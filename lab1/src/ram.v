==> flow/design.v <==
module ram #(parameter NrOfWords = 9, 
	     parameter WordSize = 8, 
	     parameter AddrsSize = 4)
            (
	    input bit resetN,
	    input bit clk,
	    input bit rwN1,
	    input bit rwN2,
	    input wire [AddrsSize-1:0] addrs1,
	    input wire [AddrsSize-1:0] addrs2,
	    input wire [WordSize-1:0] dataIn1,
	    input wire [WordSize-1:0] dataIn2,
	    output reg [WordSize-1:0] dataOut1,
	    output reg [WordSize-1:0] dataOut2);
 reg [WordSize-1:0] regArray [0:NrOfWords-1];
   always @(posedge clk, negedge resetN)
     begin
	if (!resetN)
	  begin
	     dataOut1 <= 0;
	     dataOut2 <= 0;
	  end
	else 
	  begin
	     if (rwN1 == 1)
	       dataOut1 <= regArray[addrs1];
	     else if (rwN1 == 0)
	       regArray[addrs1] <= dataIn1;
	     if (rwN2 == 1)
	       dataOut2 <= regArray[addrs2];
	     else if (rwN2 == 0)
	       regArray[addrs2] <= dataIn2;
	  end
     end  
endmodule  
From RTL to reports: ram
What the tools print for ram, step after step.
Lines are those of the file above, counted from 1.
Operators: Yosys type, input widths -> output width; for muxes data width and select width s.
{ "design": {"top": "ram", "clock_port": "clk", "library": "sky130hd", "lib_corner": "tt_025C_1v80"} }

After elaboration
Counts by Yosys on the flattened word-level netlist (proc, flatten, opt, wreduce). Print and check cells are left out. Cells with the same type and inputs are merged into one.
{ "op_classes": {"mux": 38, "n_eq": 16, "reduce_logical": 2} }
{ "op_table": {"columns": ["cell", "count"], "rows": [
  ["$mux 8", 36],
  ["$pmux 8 s9", 2],
  ["$eq 4x3->1 const B", 8],
  ["$eq 4x2->1 const B", 4],
  ["$eq 4x1->1 const B", 2],
  ["$eq 4x4->1 const B", 2],
  ["$logic_not 4->1", 2]
]} }
{ "bits": {"inputBits": 28, "ff_bits": 88, "output_inout_bits": 16, "word_cells": 67} }

Logic depth
Yosys ltp: most cells in a row. Word level: on the elaborated netlist, between registers, memories and ports. Mapped: between sequential cells and ports; inverters and the memories' decode and read muxes count.
{ "logic_depth": {"word_depth": 5, "ABC_AREA": 0, "mapped_depth": 8} }

After synthesis
Yosys stat after the flow's synthesis: flattened, memories mapped to cells. It holds for the ABC_AREA given above (unset counts as 0); a run with the other value may have another netlist.
The area totals of this step are shown rounded.
{ "types": {"columns": ["type", "count"], "rows": [
  ["sky130_fd_sc_hd__edfxtp_1", 72],
  ["sky130_fd_sc_hd__mux2i_1", 93],
  ["sky130_fd_sc_hd__dfrtp_1", 16],
  ["sky130_fd_sc_hd__o21ai_0", 63],
  ["sky130_fd_sc_hd__nand2_1", 67],
  ["sky130_fd_sc_hd__nor2_1", 50],
  ["sky130_fd_sc_hd__a21oi_1", 32],
  ["sky130_fd_sc_hd__clkbuf_1", 26],
  ["sky130_fd_sc_hd__mux4_2", 4],
  ["sky130_fd_sc_hd__nor3_1", 18],
  ["sky130_fd_sc_hd__o22ai_1", 13],
  ["sky130_fd_sc_hd__buf_2", 15],
  ["sky130_fd_sc_hd__nor2b_1", 10],
  ["sky130_fd_sc_hd__inv_1", 16],
  ["sky130_fd_sc_hd__buf_1", 13],
  ["sky130_fd_sc_hd__a22oi_1", 6],
  ["sky130_fd_sc_hd__a221oi_1", 5],
  ["sky130_fd_sc_hd__nand2b_1", 7]
]} }
Not listed: further types 38, cells in them 80.
{ "synth_totals": {"ff_cells": 88, "mapped_area_um2": 5790, "mapped_cells": 606, "seq_area_um2": 2560} }

Timing after synthesis
OpenSTA on the mapped netlist: ideal clock, no wires. The path of least setup slack (recovery checks aside). Input and output delay are each 20% of the period. Register names are those of the netlist, which keeps one name where synthesis merged equal registers.
{ "synth_path": {"path_type": "input-to-reg", "startpoint": "input port addrs2[0]", "endpoint": "register regArray[8][5]", "setup_ps": 258, "launch_ps": 470, "stages": 8, "clock_period_ps": 2350, "arrival_time_ps": 1826, "delay_ps": 1614, "t_required_ps": 2092, "setup_slack_ps": 266, "path_buffers": 4, "synth_period_reached_ps": 2084} }
"delay_ps" = arrival - input delay + setup time.
"stages" counts driving pins, that of a launching flip-flop among them; a cell with two outputs on the path counts twice.
"synth_period_reached_ps" is the clock period less the worst setup slack; recovery checks do not enter. This is arithmetic on one report: input and output delays are still those of the set period (20% each).
Between the ends stands the longest chain of elaborated cells between them, by number of cells; it is not shown to be the way that was timed. Of several equally long chains one is given.
A line is the first line of the expression or statement that the cell stems from. Yosys adds cells for indexed reads and writes and turns some case tables into memories.
{ "synth_between": {"path_cell_list": "sky130_fd_sc_hd__buf_4 sky130_fd_sc_hd__or4b_1 sky130_fd_sc_hd__buf_2 sky130_fd_sc_hd__or2_1 sky130_fd_sc_hd__buf_6 sky130_fd_sc_hd__buf_6 sky130_fd_sc_hd__nor2_1 sky130_fd_sc_hd__a21oi_1", "elab_chain_len": 3, "cone_cells": 3, "cone_classes": "eq/ne: 1; mux: 2"} }
{ "synth_rtl": {"columns": ["element", "line_no", "text"], "rows": [
  ["from (decl)", 10, "input wire [AddrsSize-1:0] addrs2,"],
  ["$eq 4x4->1", 32, "regArray[addrs2] <= dataIn2;"],
  ["$mux 8", 32, null],
  ["$mux 8", 29, "if (rwN2 == 1)"],
  ["to (assign)", 28, "regArray[addrs1] <= dataIn1;"],
  ["to (assign)", 32, null],
  ["to (decl)", 15, "reg [WordSize-1:0] regArray [0:NrOfWords-1];"]
]} }

Timing after layout
From the final timing report of run 1: the path of least setup slack in the routed layout; clock arrival at registers is part of the times.
The path's times are printed in steps of 10 ps; the period is the one set.
{ "layout_path": {"path_type": "reg-to-reg", "startpoint": "register regArray[8][5]", "endpoint": "register dataOut1[5]", "stages": 6, "clock_period_ps": 1490, "t_required_ps": 1720, "launch_ps": 350, "path_buffers": 0, "setup_ps": 120, "setup_slack_ps": -100, "arrival_time_ps": 1820} }
Between the ends stands the longest chain of elaborated cells between them, by number of cells; it is not shown to be the way that was timed. Of several equally long chains one is given.
{ "layout_between": {"path_cell_list": "sky130_fd_sc_hd__edfxtp_1 sky130_fd_sc_hd__or4b_4 sky130_fd_sc_hd__a21oi_2 sky130_fd_sc_hd__a21oi_2 sky130_fd_sc_hd__a311oi_2 sky130_fd_sc_hd__o22ai_1", "elab_chain_len": 1, "cone_cells": 1, "lines_between": 1, "cone_classes": "mux: 1"} }
{ "layout_rtl": {"columns": ["element", "line_no", "text"], "rows": [
  ["from (decl)", 15, "reg [WordSize-1:0] regArray [0:NrOfWords-1];"],
  ["from (assign)", 28, "regArray[addrs1] <= dataIn1;"],
  ["from (assign)", 32, "regArray[addrs2] <= dataIn2;"],
  ["$pmux 8 s9", 26, "dataOut1 <= regArray[addrs1];"],
  ["to (assign)", 20, "dataOut1 <= 0;"],
  ["to (assign)", 26, null],
  ["to (decl)", 13, "output reg [WordSize-1:0] dataOut1,"]
]} }

Appendix: measured runs

Module ram, platform sky130hd: 2 stored runs of the flow (Yosys, OpenROAD) with differing settings, in no particular order. Input and output delays are each 20% of the period that was set; the output load is 0.01 pF.
"worst_path_time_ps": the worst setup path's part of the clock period (all of it between registers, 20% less for each end at a port) less its slack. A launch clock that arrives late makes it longer, a capture clock that arrives late makes it shorter.
"power_mw" is the tool's figure for a default switching activity; nothing was simulated.
"worst_path_time_ps" is given in steps of 10 ps.
Results are given in rounded form.
[
  {
    "run": "run 1",
    "settings": { "period_ns": 1.49, "CORE_UTILIZATION": 36, "SETUP_SLACK_MARGIN": 0.3, "PLACE_DENSITY_LB_ADDON": 0.23, "CORE_ASPECT_RATIO": 0.89, "CORE_MARGIN": 6, "CELL_PAD_IN_SITES_GLOBAL_PLACEMENT": 0, "TNS_END_PERCENT": 75, "ABC_AREA": 0, "GPL_ROUTABILITY_DRIVEN": 1, "CAP_MARGIN": 15, "MIN_ROUTING_LAYER": "met1", "SLEW_MARGIN": 20 },
    "results": { "power_mw": 7.39, "dieArea_um2": 19300, "timing.hold.ws_ps": 403, "worst_path_time_ps": 1590, "critical_path_kind": "reg-to-reg", "final_setup_ws_ps": -104, "yosys.chip_area_um2": 5790, "layout_stdcell_area_um2": 9460, "finalUtil_pct": 60.4 }
  },
  {
    "run": "run 2",
    "settings": { "period_ns": 1.88, "CORE_UTILIZATION": 25, "SETUP_SLACK_MARGIN": 0.04, "PLACE_DENSITY_LB_ADDON": 0.17, "ABC_AREA": 1, "GPL_TIMING_DRIVEN": 0, "GPL_ROUTABILITY_DRIVEN": 1, "CAP_MARGIN": 0, "MIN_ROUTING_LAYER": "met1", "MAX_ROUTING_LAYER": "met4", "CORE_MARGIN": 2, "SLEW_MARGIN": 20 },
    "results": { "power_mw": 5.33, "dieArea_um2": 24500, "timing.hold.ws_ps": 310, "worst_path_time_ps": 1380, "critical_path_kind": "input-to-reg", "final_setup_ws_ps": 120, "yosys.chip_area_um2": 5810, "layout_stdcell_area_um2": 7100, "finalUtil_pct": 31.3 }
  }
]
