==> flow/design.v <==
module fir #(parameter NrOfTaps = 10, 
	     parameter SampleWidth = 8, 
	     parameter CoeffWidth = 12,
	     parameter SumWidth = 23,
             parameter TruncatedMSBs = 4,
             parameter TruncatedLSBs = 11,
	     parameter AddrsWidth = 4,
	     parameter CoeffAddrsWidth = 3)
            (
	     input wire resetN,
	     input wire clk,
	     input wire sampleClk,
	     input wire [SampleWidth-1:0] sample,
	     output reg [SumWidth-TruncatedMSBs-TruncatedLSBs-1:0] sum,
	     output reg dav,
	     output reg rwN1,
	     output reg rwN2,
	     output reg [AddrsWidth-1:0] sampleAddrs1,
	     output reg [AddrsWidth-1:0] sampleAddrs2,
	     output reg [SampleWidth-1:0] dataIn,
	     input wire [SampleWidth-1:0] dataOut1,
	     input wire [SampleWidth-1:0] dataOut2,
	     output reg read,
	     output reg [CoeffAddrsWidth-1:0] coeffAddrs,
	     input wire [CoeffWidth-1:0] coeff);	     
   bit [AddrsWidth-1:0] x1Addrs;
   bit [AddrsWidth-1:0] xnAddrs;
   bit signed [SampleWidth-1:0] sampleHold;
   bit signed [SampleWidth-1:0] bitdataOut1;
   bit signed [SampleWidth-1:0] bitdataOut2;
   bit signed [CoeffWidth-1:0] bitcoeff;
   bit signed [SumWidth-1:0] convSum;
   bit signed [SumWidth-1:0] intSum;
   bit sign;
   bit round;
   const byte N = NrOfTaps-2;
   const byte M = ((NrOfTaps % 2)==0) ? (NrOfTaps/2)-1 : ((NrOfTaps-1)/2);
   const bit oddMac = ((NrOfTaps % 2) == 0) ? 0 : 1;
   typedef enum {ramInit, idle, firstMac, middleMacs, lastMac} State_ty;
   State_ty state;
   function logic abs(bit [AddrsWidth-1:0] value);      
     abs = value;
   endfunction  
   always @(posedge clk, negedge resetN)
     if (!resetN)       
       begin	  
	  state <= ramInit;
	  x1Addrs <= 0;
	  xnAddrs <= N;
	  sampleAddrs1 <= 0;
	  sampleAddrs2 <= N;
	  rwN1 <= 0;  
	  rwN2 <= 1; 
	  dataIn <= 0;
	  coeffAddrs <= 0;
	  read <= 1;
	  sampleHold <= 0;	  
       end
     else
       case (state)
	 ramInit:
	   if (sampleAddrs1 == N)
	     state <= idle;
	   else
	     begin
		sampleAddrs1 <= sampleAddrs1 + 1;
		dataIn <= 0;
	     end
	 idle:
           begin
           dav<=0;
           sum<=0;
	   if (sampleClk == 1)
	     begin
		state <= firstMac;
		sampleHold <= sample;
		sampleAddrs1 <=x1Addrs;
	        if (xnAddrs == 0)
	         begin
		  sampleAddrs2 <= N;
		 end
	        else
		 begin
		  sampleAddrs2 <= xnAddrs - 1;
	         end 
		coeffAddrs <= coeffAddrs + 1;
		rwN1 <= 1;
		rwN2 <= 1;
		read <= 1;
             end
	     end  
	 firstMac:
	   begin
              bitdataOut2 = dataOut2;
              bitcoeff = coeff;
	      convSum <=(sampleHold + bitdataOut2)*bitcoeff;
	      state <= middleMacs;
	      if (sampleAddrs2 == 0)
		sampleAddrs2 <= N;
	      else
		sampleAddrs2 <=sampleAddrs2 - 1; 
	      if (sampleAddrs1 == N)
		sampleAddrs1 <= 0;
	      else
		sampleAddrs1 <= sampleAddrs1 + 1; 
	      coeffAddrs <= coeffAddrs + 1;
	   end
	 middleMacs:
	   begin
              bitdataOut1 = dataOut1;
              bitdataOut2 = dataOut2;
              bitcoeff = coeff;
	      convSum <= convSum + ((bitdataOut1 + bitdataOut2)*(bitcoeff));
	      if (sampleAddrs1 == N)
		sampleAddrs1 <= 0;
	      else
		sampleAddrs1 <= sampleAddrs1 + 1;
	      if (sampleAddrs2 == 0)
		sampleAddrs2 <= N;
	      else
		sampleAddrs2 <= sampleAddrs2 - 1;
	      coeffAddrs <= coeffAddrs + 1;
              if (coeffAddrs == M)
		begin
		   state <= lastMac;
		   coeffAddrs <= 0;
		end
	      else
		coeffAddrs <= coeffAddrs + 1;
	   end  
	 lastMac:
	   begin
              bitcoeff = coeff;
              bitdataOut1 = dataOut1;
              bitdataOut2 = dataOut2;
	      intSum = convSum + (bitdataOut1 + bitdataOut2) * bitcoeff;
		sum=intSum[SumWidth-TruncatedMSBs-1:TruncatedLSBs]+intSum[TruncatedLSBs-1];
              if((intSum[SumWidth-1:SumWidth-TruncatedMSBs-1]!=0) && (intSum[SumWidth-1]==0))  
                begin
                sum=-1;
                sum[SumWidth-TruncatedMSBs-TruncatedLSBs-1]=0;
                end
              if(!(&(intSum[SumWidth-1:SumWidth-TruncatedMSBs-1])) && (intSum[SumWidth-1]))  
                begin
                sum=0;
                sum[SumWidth-TruncatedMSBs-TruncatedLSBs-1]=1;
                end
              dav<=1;
	      rwN1 <= 0;
	      dataIn <= sampleHold;	      
	      sampleAddrs1 <=xnAddrs;
	      if (x1Addrs == 0)
		x1Addrs <= N;
	      else
		x1Addrs <= x1Addrs - 1;
	      if (xnAddrs == 0)
	        begin
		 xnAddrs <= N;
		 sampleAddrs2 <= N;
		end
	      else
		begin
 		 xnAddrs <= xnAddrs - 1;
		 sampleAddrs2 <= xnAddrs - 1;
	        end
	      coeffAddrs <= 0;	      
	      state <= idle;
	   end
       endcase
endmodule  
* From RTL to reports: fir *
Tool output for the design above, in the order of the flow.
Line numbers count from 1 in the design file above.
A cell with n/a has no value.

design
  design top = fir
  clock input = clk
  library = sky130hd
  library corner = tt_025C_1v80

* Elaborated design *
Counts by Yosys on the flattened word-level netlist (proc, flatten, opt, wreduce; memories kept). Register bits leave out memories and registers merged into their read ports (data or address). Print and check cells are left out.

bit counts
  flip-flop bits (word level) = 100
  input port bits = 39
  output and inout port bits = 31
  elaborated cells = 84

operators by class
  mux-type cells = 27
  $add $sub $neg = 9
  multiply operators = 2
  eq/ne operators = 10
  reductions and logical operators = 23
  bitwise gates (word level) = 1

operators with widths
  kind                                       number
  multiplier 9 x 12 -> 21 bit                2
  parallel mux 32 bit (select 5 bit)         1
  two-way mux 32 bit                         3
  == test 32 x 2 -> 1 bit with constant B    2
  parallel mux 23 bit (select 2 bit)         1
  == test 32 x 1 -> 1 bit with constant B    1
  == test 32 x 3 -> 1 bit with constant B    1
  zero test 32 bit                           1
  parallel mux 8 bit (select 2 bit)          2
  two-way mux 4 bit                          7
  adder 23 x 21 -> 23 bit                    1
  adder 8 x 8 -> 9 bit                       2
  parallel mux 4 bit (select 4 bit)          1
  two-way mux 7 bit                          2
  AND reduction 2 bit                        6
  subtractor 4 x 1 -> 4 bit with constant B  3
  zero test 4 bit                            3
  parallel mux 4 bit (select 3 bit)          1
  parallel mux 3 bit (select 4 bit)          1
  nonzero test 5 bit                         2
  != test 2 bit with constant B              4
  adder 8 x 1 -> 8 bit                       1
  two-way mux 8 bit                          1
  nonzero test 2 bit                         3
  two-way mux 3 bit                          2
  AND reduction 5 bit                        1
  adder 4 x 1 -> 4 bit with constant B       1
  == test 4 bit with constant B              1

Other operator kinds: 11; their cells: 15.

* Depth *
Yosys ltp: most cells in a row. Word level: on the elaborated netlist, between registers, memories and ports. Mapped: between sequential cells and ports; inverters and the memories' decode and read muxes count.

depth
  depth in word-level cells = 8
  ABC_AREA = 0
  mapped depth = 31
  gate-level depth less buffers = 30

* Netlist *
The flow's flattened synthesis, as Yosys stat reports it; memories are mapped. The netlist is that of the ABC_AREA named above (0 if unset); the other value can give another one.

synthesis totals
  cell area after synthesis = 12,732.2 um^2
  mapped flip-flops = 73
  buffers = 44
  sequential part of the area = 1,990.7 um^2
  cells in the netlist = 1,358

cell types
  cell                       number  area in all (um^2)
  sky130_fd_sc_hd__fa_1      207     4.14E+03
  sky130_fd_sc_hd__ha_1      124     1.55E+03
  sky130_fd_sc_hd__inv_1     266     998.458
  sky130_fd_sc_hd__edfxtp_1  32      960.922
  sky130_fd_sc_hd__dfrtp_1   38      950.912
  sky130_fd_sc_hd__and2_1    92      575.552
  sky130_fd_sc_hd__nand2_1   137     514.243
  sky130_fd_sc_hd__xnor2_1   38      332.819
  sky130_fd_sc_hd__a21oi_1   49      245.235
  sky130_fd_sc_hd__o21ai_0   48      240.23
  sky130_fd_sc_hd__nor2_1    58      217.709
  sky130_fd_sc_hd__mux2_2    17      191.434
  sky130_fd_sc_hd__nand2b_1  29      181.424
  sky130_fd_sc_hd__clkbuf_1  40      150.144
  sky130_fd_sc_hd__xor2_1    16      140.134
  sky130_fd_sc_hd__a21o_1    14      105.101
  sky130_fd_sc_hd__nor3_1    16      80.077
  sky130_fd_sc_hd__a22o_1    9       78.826

Other cell types: 56; their cells: 128.

* Worst setup path after synthesis *
OpenSTA on the mapped netlist: ideal clock, no wires. The path of least setup slack (recovery checks aside). Input and output delay are each 20% of the period. Register names are those of the netlist, which keeps one name where synthesis merged equal registers.

timing path after synthesis
  path kind = input -> register
  start point = in dataOut1[1]
  end point = reg sum[7]
  data arrival time = 8.674 ns
  launch time at the first pin = 2.180 ns
  input delay = 2.180 ns
  required time = 10.639 ns
  stages on the path = 27
  setup time = 0.261 ns
  clock period = 10.9 ns
  delay of the path = 6.755 ns
  setup slack = 1.965 ns
  path buffers = 1
  synthesis period reached = 8.935 ns

"delay of the path" = arrival - input delay + setup time.
"stages on the path" counts driving pins, that of a launching flip-flop among them; a cell with two outputs on the path counts twice.
"synthesis period reached" = period - worst setup slack (recovery checks aside). The figure is calculated, with input and output delays left at 20% of the set period.
Between the ends stands the longest chain of elaborated cells between them, by number of cells; it is not shown to be the way that was timed. Of several equally long chains one is given.
Each line given opens the expression or statement behind the cell; cells for indexed reads and writes are added by Yosys, which also makes memories of some case tables.
A register here has more assigning lines than the two given.

on the way, after synthesis
  cells stage by stage = sky130_fd_sc_hd__ha_1 > sky130_fd_sc_hd__a21o_1 > sky130_fd_sc_hd__a21oi_1 > sky130_fd_sc_hd__o21ai_0 > sky130_fd_sc_hd__a21oi_1 > sky130_fd_sc_hd__o21ai_0 > sky130_fd_sc_hd__a21oi_1 > sky130_fd_sc_hd__xnor2_1 > sky130_fd_sc_hd__clkbuf_1 > sky130_fd_sc_hd__nand2_1 > sky130_fd_sc_hd__fa_1 > sky130_fd_sc_hd__fa_1 > sky130_fd_sc_hd__inv_1 > sky130_fd_sc_hd__fa_1 > sky130_fd_sc_hd__fa_1 > sky130_fd_sc_hd__inv_1 > sky130_fd_sc_hd__fa_1 > sky130_fd_sc_hd__inv_1 > sky130_fd_sc_hd__ha_1 > sky130_fd_sc_hd__a21oi_2 > sky130_fd_sc_hd__o21ai_1 > sky130_fd_sc_hd__or3_4 > sky130_fd_sc_hd__o21ai_4 > sky130_fd_sc_hd__xnor2_1 > sky130_fd_sc_hd__nand4_1 > sky130_fd_sc_hd__o31a_1 > sky130_fd_sc_hd__o311a_1
  length of the longest elaborated chain = 8
  elaborated cells between the ends (all ways) = 13
  those cells by class = add/sub (3); mul (1); mux (3); logic (1); reduce/logical (5)

RTL lines, path after synthesis
  what                               RTL line  text
  start: declaration                 21        input wire [SampleWidth-1:0] dataOut1,
  adder 8 x 8 -> 9 bit               136       intSum = convSum + (bitdataOut1 + bitdataOut2) * bitcoeff;
  multiplier 9 x 12 -> 21 bit        136
  adder 23 x 21 -> 23 bit            136
  nonzero test 5 bit                 138       if((intSum[SumWidth-1:SumWidth-TruncatedMSBs-1]!=0) && (intSum[SumWidth-1]==0))
  logical AND 1 bit                  138
  two-way mux 1 bit                  138
  two-way mux 1 bit                  143       if(!(&(intSum[SumWidth-1:SumWidth-TruncatedMSBs-1])) && (intSum[SumWidth-1]))
  parallel mux 8 bit (select 2 bit)  60        case (state)
  end: assignment                    137       sum=intSum[SumWidth-TruncatedMSBs-1:TruncatedLSBs]+intSum[TruncatedLSBs-1];
  end: assignment                    140       sum=-1;
  end: declaration                   14        output reg [SumWidth-TruncatedMSBs-TruncatedLSBs-1:0] sum,

* Path in the finished layout *
Path of least setup slack in the final report of flow run A (OpenROAD, finished layout, wires in). Where an end is a register, its clock arrival counts in the times.

timing path post-layout
  path kind = input -> register
  start point = in dataOut2[0]
  end point = reg sum[7]
  path buffers = 5
  required time = 5.61 ns
  data arrival time = 8.38 ns
  launch time at the first pin = 1.09 ns
  clock period = 5.47 ns
  stages on the path = 33
  setup time = 0.25 ns
  input delay = 1.09 ns
  setup slack = -2.77 ns

Between the ends stands the longest chain of elaborated cells between them, by number of cells; it is not shown to be the way that was timed. Of several equally long chains one is given.
A register here has more assigning lines than the two given.

on the way, post-layout
  cells stage by stage = sky130_fd_sc_hd__buf_8 > sky130_fd_sc_hd__ha_4 > sky130_fd_sc_hd__inv_2 > sky130_fd_sc_hd__fa_2 > sky130_fd_sc_hd__nor2b_2 > sky130_fd_sc_hd__o21ai_2 > sky130_fd_sc_hd__a21boi_2 > sky130_fd_sc_hd__o21ai_2 > sky130_fd_sc_hd__nand2_2 > sky130_fd_sc_hd__and2_4 > sky130_fd_sc_hd__o21ai_4 > sky130_fd_sc_hd__buf_12 > sky130_fd_sc_hd__inv_12 > sky130_fd_sc_hd__nor2_4 > sky130_fd_sc_hd__fa_1 > sky130_fd_sc_hd__fa_1 > sky130_fd_sc_hd__fa_1 > sky130_fd_sc_hd__fa_1 > sky130_fd_sc_hd__inv_2 > sky130_fd_sc_hd__fa_1 > sky130_fd_sc_hd__inv_2 > sky130_fd_sc_hd__ha_4 > sky130_fd_sc_hd__a21oi_4 > sky130_fd_sc_hd__o21ai_4 > sky130_fd_sc_hd__or3_4 > sky130_fd_sc_hd__o21ai_4 > sky130_fd_sc_hd__buf_12 > sky130_fd_sc_hd__buf_6 > sky130_fd_sc_hd__nor2_4 > sky130_fd_sc_hd__a211oi_4 > sky130_fd_sc_hd__a41oi_4 > sky130_fd_sc_hd__buf_12 > sky130_fd_sc_hd__o311a_1
  length of the longest elaborated chain = 8
  elaborated cells between the ends (all ways) = 13
  those cells by class = add/sub (3); mul (1); mux (3); logic (1); reduce/logical (5)

RTL lines, path post-layout
  what                               RTL line  text
  start: declaration                 22        input wire [SampleWidth-1:0] dataOut2,
  adder 8 x 8 -> 9 bit               136       intSum = convSum + (bitdataOut1 + bitdataOut2) * bitcoeff;
  multiplier 9 x 12 -> 21 bit        136
  adder 23 x 21 -> 23 bit            136
  nonzero test 5 bit                 138       if((intSum[SumWidth-1:SumWidth-TruncatedMSBs-1]!=0) && (intSum[SumWidth-1]==0))
  logical AND 1 bit                  138
  two-way mux 1 bit                  138
  two-way mux 1 bit                  143       if(!(&(intSum[SumWidth-1:SumWidth-TruncatedMSBs-1])) && (intSum[SumWidth-1]))
  parallel mux 8 bit (select 2 bit)  60        case (state)
  end: assignment                    137       sum=intSum[SumWidth-TruncatedMSBs-1:TruncatedLSBs]+intSum[TruncatedLSBs-1];
  end: assignment                    140       sum=-1;
  end: declaration                   14        output reg [SumWidth-TruncatedMSBs-TruncatedLSBs-1:0] sum,

## Implementation results

Measured data: module fir, platform sky130hd, 2 stored runs of the flow under differing settings, order arbitrary. Input and output delays are each 20% of the period that was set; the output load is 0.01 pF.
"clock period achieved": clock period set for the run, less the worst setup slack. It is reckoned from that one timing run; input and output delays stay at 20% of the period that was set.
"time of the worst setup path" means the part of the period allowed to the worst setup path (the constraints hold back 20% at inputs and 20% at outputs) less its slack; where the path has registers, the arrival times of their clocks count too.
Among the settings, . means not set for that run.

name                                       flow run A         flow run B
period_ns                                  5.47               6.03
CORE_UTILIZATION                           20                 24
SETUP_SLACK_MARGIN                         1.41               .
CORE_ASPECT_RATIO                          1.06               .
CORE_MARGIN                                9                  9
CELL_PAD_IN_SITES_DETAIL_PLACEMENT         2                  .
GPL_TIMING_DRIVEN                          0                  1
CTS_CLUSTER_DIAMETER                       229                .
SLEW_MARGIN                                25                 20
MAX_ROUTING_LAYER                          met4               met4
CAP_MARGIN                                 20                 40
PLACE_DENSITY_LB_ADDON                     .                  0.05
HOLD_SLACK_MARGIN                          .                  0.06
TNS_END_PERCENT                            .                  10
GPL_ROUTABILITY_DRIVEN                     .                  1
CTS_CLUSTER_SIZE                           .                  21
time of the worst setup path (ns)          7.15               6.38
worst path kind                            input -> register  input -> register
worst hold slack in the final report (ns)  0.523              0.484
setup slack of the worst path (ns)         -2.774             -1.561
total negative setup slack (ns)            -53.959            -26.522
area inside the die boundary (um^2)        73,071.6           61,665.3
clock period achieved (ns)                 8.244              7.591
area of the synthesized netlist (um^2)     12,732.2           12,732.2
final utilization (%)                      28.3               33.4
standard-cell area after routing (um^2)    17,713.2           17,327.9
